==> flow/design.v <==
module add
  #(
    parameter IN_WL = 15,   
    parameter OUT_WL = 16  
    )
  (
    input wire rstb,  
    input wire clk,
    input wire [IN_WL-1:0] a,      
    input wire [IN_WL-1:0] b,      
    output logic [OUT_WL-1:0] r    
  );
  always_ff@(posedge clk) begin: main_ff
    if(rstb == 1'b0)
      r <= '0;
    else begin
      r <= {a[IN_WL-1], a} + {b[IN_WL-1], b};
    end
  end: main_ff
endmodule: add
==> Tool chain data of add <==
The steps from the RTL of add to its reports follow in flow order.
Line numbers count from 1 in the design file above.
Library cell names are shortened.
{ "design": {"top_module": "add", "clock": "clk", "cell_library": "sky130hd", "corner": "tt_025C_1v80"} }

==> Elaborated design <==
Counts by Yosys on the flattened word-level netlist (proc, flatten, opt, wreduce; memories kept). Register bits leave out memories and registers merged into their read ports (data or address); mux counts leave out enables and synchronous resets folded into registers. Print and check cells are left out. Cells with the same type and inputs are merged into one.
{ "word_totals": {"regBits": 16, "out_inout_bits": 16, "wordCells": 2} }
{ "op_classes": {"addsub": 1} }
{ "op_table": {"columns": ["cell", "n"], "rows": [
  ["adder 15 x 15 -> 16 bit", 1]
]} }

==> Depth <==
Longest topological path by Yosys (ltp), each cell counted once; first at word level (registers and memories cut), then after technology mapping (sequential cells cut; the memories' decode and read muxes count).
{ "logic_depth": {"word_depth": 1, "ABC_AREA": 0, "ltp_mapped": 7, "ltp_nobuf": 7} }

==> Synthesis result <==
Source: synth_stat.txt of the flow (Yosys; design flattened, memories mapped). It holds for the ABC_AREA given above (unset counts as 0); a run with the other value may have another netlist.
{ "types": {"columns": ["type", "n"], "rows": [
  ["dfxtp_1", 16],
  ["ha_1", 15],
  ["a21oi_1", 11],
  ["nor2_1", 12],
  ["mux2i_1", 4],
  ["nand2_1", 9],
  ["nand2b_1", 5],
  ["xnor2_1", 3],
  ["xor2_1", 3],
  ["o21ai_0", 5],
  ["o21a_1", 3],
  ["o32a_4", 1],
  ["fa_1", 1],
  ["nand3_1", 4],
  ["a31oi_1", 3],
  ["inv_1", 5],
  ["a21oi_2", 2],
  ["a211oi_1", 2]
]} }
Other cell types: 19; their cells: 23.
{ "synth_totals": {"stdcells": 127, "mapped_area_mm2": 0.0011173, "sequential_area_mm2": 0.0003203, "flip_flops": 16} }

==> Timing after synthesis <==
Source: OpenSTA report_checks on the synthesized netlist (no wires, ideal clock, input and output delay 20% of the period each), path of least setup slack; recovery checks are left aside. Register names are those of the netlist, which keeps one name where synthesis merged equal registers.
{ "synth_path": {"kind": "input -> register", "startpoint": "input a[0]", "endpoint": "register r[14]", "period_ps": 2480, "setup_time_ps": 72, "launch_ps": 496, "arrival_ps": 2066, "t_required_ps": 2408, "slack_ps": 342, "path_delay_ps": 1642, "stages": 7, "path_buffers": 0, "period_less_setup_slack_ps": 2138} }
"path_delay_ps" is the arrival time less input delay plus setup time.
"stages": output pins that drive a net of the path, with the launching flip-flop's if there is one; two outputs of one cell count as two.
"period_less_setup_slack_ps" = period - worst setup slack (recovery checks aside). The figure is calculated, with input and output delays left at 20% of the set period.
Between the ends stands the longest chain of elaborated cells between them, by number of cells; it is not shown to be the way that was timed. Of several equally long chains one is given.
Each line given opens the expression or statement behind the cell; cells for indexed reads and writes are added by Yosys, which also makes memories of some case tables.
{ "synth_via": {"path_cell_list": "ha_1 fa_1 a21oi_1 o211ai_1 a31o_2 a31oi_1 mux2i_1", "elab_chain_len": 1} }
{ "synth_rtl": {"columns": ["element", "line_no", "source"], "rows": [
  ["from (decl)", 9, "input wire [IN_WL-1:0] a,"],
  ["adder 15 x 15 -> 16 bit", 17, "r <= {a[IN_WL-1], a} + {b[IN_WL-1], b};"],
  ["to (assign)", 15, "r <= '0;"],
  ["to (assign)", 17, null],
  ["to (decl)", 11, "output logic [OUT_WL-1:0] r"]
]} }

==> Path in the finished layout <==
Path of least setup slack in the final report of record 1 (OpenROAD, finished layout, wires in). Where an end is a register, its clock arrival counts in the times.
The path's times are printed in steps of 10 ps; the period is the one set.
{ "layout_path": {"kind": "input -> register", "startpoint": "input a[4]", "endpoint": "register r[9]", "period_ps": 2120, "setup_time_ps": 90, "launch_ps": 420, "arrival_ps": 2250, "t_required_ps": 2320, "slack_ps": 70, "stages": 8, "path_buffers": 2} }
Between the ends stands the longest chain of elaborated cells between them, by number of cells; it is not shown to be the way that was timed. Of several equally long chains one is given.
{ "layout_via": {"path_cell_list": "clkdlybuf4s50_1 ha_4 nand2_1 nor3b_2 buf_4 o2111ai_1 and3_1 o21a_1", "elab_chain_len": 1} }
{ "layout_rtl": {"columns": ["element", "line_no", "source"], "rows": [
  ["from (decl)", 9, "input wire [IN_WL-1:0] a,"],
  ["adder 15 x 15 -> 16 bit", 17, "r <= {a[IN_WL-1], a} + {b[IN_WL-1], b};"],
  ["to (assign)", 15, "r <= '0;"],
  ["to (assign)", 17, null],
  ["to (decl)", 11, "output logic [OUT_WL-1:0] r"]
]} }

Lab notebook: add

add through Yosys and OpenROAD on sky130hd: 2 stored runs, unordered, with their settings and measured results. The constraints put input and output delay at 20% of the set period each and load the outputs with 0.01 pF.
"timing.worst_path_ps" is the time allowed to the run's worst setup path (the clock period less input and output delay, where it has them) less its slack. Clock arrival times count: a late capture clock shortens it, a late launch clock lengthens it.
"power.total_uw" is the tool's figure for a default switching activity; nothing was simulated.
"timing.worst_path_ps" is known to 10 ps.
[
  {
    "run": "record 1",
    "settings": { "period_ns": 2.12, "CAP_MARGIN": 20, "CORE_MARGIN": 2, "CORE_UTILIZATION": 40, "SLEW_MARGIN": 20 },
    "results": { "timing.worst_path_ps": 1630, "path_kind": "input -> register", "power.total_uw": 1009, "finalUtil_pct": 68.6, "setup_ws_ps": 68, "design.die.area_mm2": 0.0032319, "synth_area_mm2": 0.0011173, "cell_area_final_mm2": 0.001858 }
  },
  {
    "run": "record 2",
    "settings": { "period_ns": 1.32, "CORE_UTILIZATION": 18, "PLACE_DENSITY": 0.42, "CORE_MARGIN": 8, "CELL_PAD_IN_SITES_DETAIL_PLACEMENT": 2, "SLEW_MARGIN": 10, "MIN_ROUTING_LAYER": "met2", "MAX_ROUTING_LAYER": "met4", "CAP_MARGIN": 20 },
    "results": { "timing.worst_path_ps": 1420, "path_kind": "input -> register", "power.total_uw": 1975, "finalUtil_pct": 39.6, "setup_ws_ps": -367, "design.die.area_mm2": 0.0089842, "synth_area_mm2": 0.0011173, "cell_area_final_mm2": 0.0023598 }
  }
]
